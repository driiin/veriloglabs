==> flow/design.v <==
module coder(
	input wire [3:0] data,
	output wire [6:0] seg
);
reg [6:0] code;
assign seg = code;
always @*
case(data)
	4'b0000: code = 7'b1000000;
	4'b0001: code = 7'b1111001;
	4'b0010: code = 7'b0100100;
	4'b0011: code = 7'b0110000;
	4'b0100: code = 7'b0011001;
	4'b0101: code = 7'b0010010;
	4'b0110: code = 7'b0000010;
	4'b0111: code = 7'b1111000;
	4'b1000: code = 7'b0000000;
	4'b1001: code = 7'b0010000;
	4'b1010: code = 7'b0001000;
	4'b1011: code = 7'b0000011;
	4'b1100: code = 7'b1000110;
	4'b1101: code = 7'b0100001;
	4'b1110: code = 7'b0000110;
	4'b1111: code = 7'b0001110;
endcase
endmodule
module latch_rgstr #(parameter N=5)(
    input [N-1:0] d_in,
    input clk,
    output [N-1:0]d_out
);
reg     [N-1:0]q;
assign  d_out=q;
always@ (posedge clk)
begin
    q<=d_in;
end
endmodule
module sum (
	input  wire a,b,cr,
	output wire s,crp
);
assign s=(a^b)^cr;
assign crp=(a&b) | ((a^b)&cr);
endmodule
module sum_4(
    input  wire [3:0]a_in, b_in,
    input  wire cr_in,
    output wire [3:0]s_out,
    output wire crp_out
);
wire [2:0]crp_n;
sum sum0(
    .a (a_in[0]),
    .b (b_in[0]),
    .cr(cr_in),
    .s(s_out[0]),
    .crp(crp_n[0])
);
sum sum1(
    .a(a_in[1]),
    .b(b_in[1]),
    .cr(crp_n[0]),
    .s(s_out[1]),
    .crp(crp_n[1])
);
sum sum2(
    .a (a_in[2]),
    .b (b_in[2]),
    .cr(crp_n[1]),
    .s(s_out[2]),
    .crp(crp_n[2])
);
sum sum3(
    .a (a_in[3]),
    .b (b_in[3]),
    .cr(crp_n[2]),
    .s(s_out[3]),
    .crp(crp_out)
);
endmodule
module summ_4 (
    input wire  [3:0]op_a, op_b,
    input wire  op_c, sync,
    output wire led,
    output wire [6:0]hex
);
wire [3:0]sm;
wire c_y;
wire [4:0]y;
assign led = y[4];
sum_4 block1(
    .a_in(op_a),
    .b_in(op_b),
    .cr_in(op_c),
    .s_out(sm),
    .crp_out(c_y)
);
latch_rgstr block2(
    .d_in({c_y,sm[3:0]}),
    .clk(sync),
    .d_out(y)
);
coder block3(
    .data(y[3:0]),
    .seg(hex)
);
endmodule
### Tool chain data of summ_4

What the tools print for summ_4, step after step.
Line numbers count from 1 in the design file above.
A cell with - has no value.

* top: summ_4
* clock: sync
* library: sky130hd
* timing corner: tt_025C_1v80

### Word-level counts

Counts by Yosys on the flattened word-level netlist (proc, flatten, opt, wreduce; memories kept). Print and check cells are left out. Cells with the same type and inputs are merged into one.
Memory sizes are those after Yosys's memory passes, which may raise the word count (mostly to a power of two), join words into wider ones and drop unused or constant bits.

* flip-flop bits (word level): 5
* word-level cells: 22
* memories kept: 1
* word width x clocked read ports: 7
* bits in read-only memories: 112

Memory list
* (name not given): words 16, width 7, read ports 1, wr ports 0, RTL line 8 `case(data)`

* bitwise gates (word level): 20

Operators by type and width (number)
* 1-bit bitwise AND: 8
* 1-bit XOR: 8
* 1-bit OR: 4

### Depth

Longest topological path by Yosys (ltp), each cell counted once; first at word level (registers and memories cut), then after technology mapping (sequential cells cut; the memories' decode and read muxes count).

* depth after elaboration: 9
* ABC_AREA: 0
* depth in mapped cells: 11
* mapped depth without buffers: 10

### After synthesis

The flow's flattened synthesis, as Yosys stat reports it; memories are mapped. The netlist is that of the ABC_AREA named above (0 if unset); the other value can give another one.
Totals and module areas in this step are rounded.

Cells by type (number)
* sky130_fd_sc_hd__dfxtp_1: 8
* sky130_fd_sc_hd__fa_1: 4
* sky130_fd_sc_hd__ha_1: 6
* sky130_fd_sc_hd__inv_1: 12
* sky130_fd_sc_hd__mux4_1: 1
* sky130_fd_sc_hd__mux2i_1: 2
* sky130_fd_sc_hd__o22ai_1: 3
* sky130_fd_sc_hd__nand2b_1: 2
* sky130_fd_sc_hd__buf_6: 1
* sky130_fd_sc_hd__mux2_2: 1
* sky130_fd_sc_hd__o21ba_2: 1
* sky130_fd_sc_hd__a211o_1: 1
* sky130_fd_sc_hd__xor2_1: 1
* sky130_fd_sc_hd__and3_2: 1
* sky130_fd_sc_hd__nand2_1: 2
* sky130_fd_sc_hd__nor3b_1: 1
* sky130_fd_sc_hd__o21a_1: 1
* sky130_fd_sc_hd__a31oi_1: 1

Other cell types: 3; their cells: 3.

* sequential part of the area: 160 sq um
* cells in the netlist: 52
* synthesis area: 541 sq um
* flip-flop cells: 8

The figures by module come from a second, unflattened synthesis with its own total; it is not the netlist above.

* cells (unflattened synthesis): 41
* area (unflattened synthesis): 455 sq um

Rows give one instance, submodules left out.

Modules
* coder: area 275 sq um, instances 1, seq. area 0.0 sq um, cells 32
* latch_rgstr: area 100 sq um, instances 1, seq. area 100 sq um, cells 5
* sum: area 20.0 sq um, instances 4, seq. area 0.0 sq um, cells 1
* sum_4: area 0.0 sq um, instances 1, seq. area 0.0 sq um, cells 0
* summ_4: area 0.0 sq um, instances 1, seq. area 0.0 sq um, cells 0

### Path before layout

Source: OpenSTA report_checks on the synthesized netlist (no wires, ideal clock, input and output delay 20% of the period each), path of least setup slack; recovery checks are left aside. Register names are those of the netlist, which keeps one name where synthesis merged equal registers.

* kind: input -> register
* from: input op_a[0]
* to: register (no name shown)
* slack: 0.170 ns
* time at the first pin: 0.586 ns
* clock period: 2.93 ns
* data required time: 2.794 ns
* arrival: 2.624 ns
* driving pins on the path: 9
* delay of the path: 2.174 ns
* setup time: 0.136 ns
* period reached after synthesis: 2.76 ns

"delay of the path" = arrival - input delay + setup time.
"driving pins on the path": output pins that drive a net of the path, with the launching flip-flop's if there is one; two outputs of one cell count as two.
"period reached after synthesis" is the clock period less the worst setup slack; recovery checks do not enter. This is arithmetic on one report: input and output delays are still those of the set period (20% each).
Between the ends stands the longest chain of elaborated cells between them, by number of cells; it is not shown to be the way that was timed. Of several equally long chains one is given.
Each line given opens the expression or statement behind the cell; cells for indexed reads and writes are added by Yosys, which also makes memories of some case tables.

* cell sequence: sky130_fd_sc_hd__inv_1 -> sky130_fd_sc_hd__fa_1 -> sky130_fd_sc_hd__inv_1 -> sky130_fd_sc_hd__fa_1 -> sky130_fd_sc_hd__inv_1 -> sky130_fd_sc_hd__fa_1 -> sky130_fd_sc_hd__inv_1 -> sky130_fd_sc_hd__fa_1 -> sky130_fd_sc_hd__mux4_1
* length of the longest elaborated chain: 8

Ends and longest elaborated chain, after synthesis
* start, declared: RTL line 83 `input wire  [3:0]op_a, op_b,`
* 1-bit XOR: RTL line 44 `assign crp=(a&b) | ((a^b)&cr);`
* 1-bit bitwise AND: RTL line 44
* 1-bit OR: RTL line 44
* 1-bit bitwise AND: RTL line 44
* 1-bit OR: RTL line 44
* 1-bit bitwise AND: RTL line 44
* 1-bit OR: RTL line 44
* 1-bit XOR: RTL line 43 `assign s=(a^b)^cr;`

### Path in the finished layout

From the final timing report of flow run A: the path of least setup slack in the routed layout; clock arrival at registers is part of the times.

* kind: input -> register
* from: input op_a[0]
* to: register (no name shown)
* slack: 1.89 ns
* time at the first pin: 1.13 ns
* driving pins on the path: 10
* setup time: 0.12 ns
* clock period: 5.63 ns
* arrival: 3.86 ns
* data required time: 5.75 ns

Between the ends stands the longest chain of elaborated cells between them, by number of cells; it is not shown to be the way that was timed. Of several equally long chains one is given.

* cell sequence: sky130_fd_sc_hd__clkdlybuf4s50_1 -> sky130_fd_sc_hd__inv_1 -> sky130_fd_sc_hd__fa_1 -> sky130_fd_sc_hd__inv_1 -> sky130_fd_sc_hd__fa_1 -> sky130_fd_sc_hd__inv_1 -> sky130_fd_sc_hd__fa_1 -> sky130_fd_sc_hd__inv_1 -> sky130_fd_sc_hd__fa_1 -> sky130_fd_sc_hd__mux4_1
* length of the longest elaborated chain: 8

Ends and longest elaborated chain, after layout
* start, declared: RTL line 83 `input wire  [3:0]op_a, op_b,`
* 1-bit XOR: RTL line 44 `assign crp=(a&b) | ((a^b)&cr);`
* 1-bit bitwise AND: RTL line 44
* 1-bit OR: RTL line 44
* 1-bit bitwise AND: RTL line 44
* 1-bit OR: RTL line 44
* 1-bit bitwise AND: RTL line 44
* 1-bit OR: RTL line 44
* 1-bit XOR: RTL line 43 `assign s=(a^b)^cr;`

Memo
Re: implementation data of summ_4

Record of 2 stored runs of the RTL-to-layout flow on summ_4, platform sky130hd. The runs are unordered. Constraints: input delay and output delay 20% of the set period each, output load 0.01 pF.
"achieved period" = clock period - worst setup slack. The figure is calculated, with input and output delays left at 20% of the set period.
"allowed time less slack (worst setup path)" = time allowed to the worst setup path (clock period - input delay - output delay, where it has them) - its slack; a late launch clock adds to it, a late capture clock takes from it.
"total power after layout" is the tool's figure for a default switching activity; nothing was simulated.
Results are given in rounded form.

### Flow run A

==> flow/run.sh <==
#!/bin/bash
# the make line also repeats the synthesis and layout settings of config.mk as NAME=value (left out here)
make -C /OpenROAD-flow-scripts/flow DESIGN_CONFIG=/design/flow/config.mk WORK_HOME=/design/flow/orfs CLKGATE_MAP_FILE= finish
==> flow/config.mk <==
export PLATFORM = sky130hd
export DESIGN_NAME = summ_4
export DESIGN_NICKNAME = summ_4
export VERILOG_FILES = /design/flow/design.v
export SDC_FILE = /design/flow/constraint.sdc
export NUM_CORES = 4
export LEC_CHECK = 0
export CAP_MARGIN = 20
export CORE_MARGIN = 2
export CORE_UTILIZATION = 40
export SLEW_MARGIN = 20
==> flow/constraint.sdc <==
create_clock -name core_clock -period 5.63 [get_ports {sync}]
set_input_delay 1.1260 -clock core_clock [delete_from_list [all_inputs] [get_ports {sync}]]
set_output_delay 1.1260 -clock core_clock [all_outputs]
set_load 0.01 [all_outputs]

Results of flow run A:
- Worst setup slack after layout: 1.89 ns
- Allowed time less slack (worst setup path): 2.62 ns
- Worst setup path kind: input -> register
- Achieved period: 3.742 ns
- Total negative slack: 0.000 ns
- Standard-cell area of the final layout: 736 sq um
- Utilization in the final report: 57.3%
- Die outline area: 1660 sq um
- Cell area after synthesis: 541 sq um
- Worst-case hold slack: 1.55 ns
- Total power after layout: 234 µW

### Flow run B

==> flow/run.sh <==
#!/bin/bash
# the make line also repeats the synthesis and layout settings of config.mk as NAME=value (left out here)
make -C /OpenROAD-flow-scripts/flow DESIGN_CONFIG=/design/flow/config.mk WORK_HOME=/design/flow/orfs CLKGATE_MAP_FILE= finish
==> flow/config.mk <==
export PLATFORM = sky130hd
export DESIGN_NAME = summ_4
export DESIGN_NICKNAME = summ_4
export VERILOG_FILES = /design/flow/design.v
export SDC_FILE = /design/flow/constraint.sdc
export NUM_CORES = 4
export LEC_CHECK = 0
export ABC_AREA = 0
export CAP_MARGIN = 20
export CORE_ASPECT_RATIO = 1.54
export CORE_MARGIN = 10
export CORE_UTILIZATION = 37
export CTS_CLUSTER_DIAMETER = 254
export GPL_TIMING_DRIVEN = 1
export MIN_ROUTING_LAYER = met2
export PLACE_DENSITY_LB_ADDON = 0.02
export SLEW_MARGIN = 20
export TNS_END_PERCENT = 10
==> flow/constraint.sdc <==
create_clock -name core_clock -period 2.92 [get_ports {sync}]
set_input_delay 0.5840 -clock core_clock [delete_from_list [all_inputs] [get_ports {sync}]]
set_output_delay 0.5840 -clock core_clock [all_outputs]
set_load 0.01 [all_outputs]

Results of flow run B:
- Worst setup slack after layout: 0.132 ns
- Allowed time less slack (worst setup path): 2.20 ns
- Worst setup path kind: input -> register
- Achieved period: 2.788 ns
- Total negative slack: 0.000 ns
- Standard-cell area of the final layout: 822 sq um
- Utilization in the final report: 58.6%
- Die outline area: 3430 sq um
- Cell area after synthesis: 541 sq um
- Worst-case hold slack: 1.01 ns
- Total power after layout: 499 µW
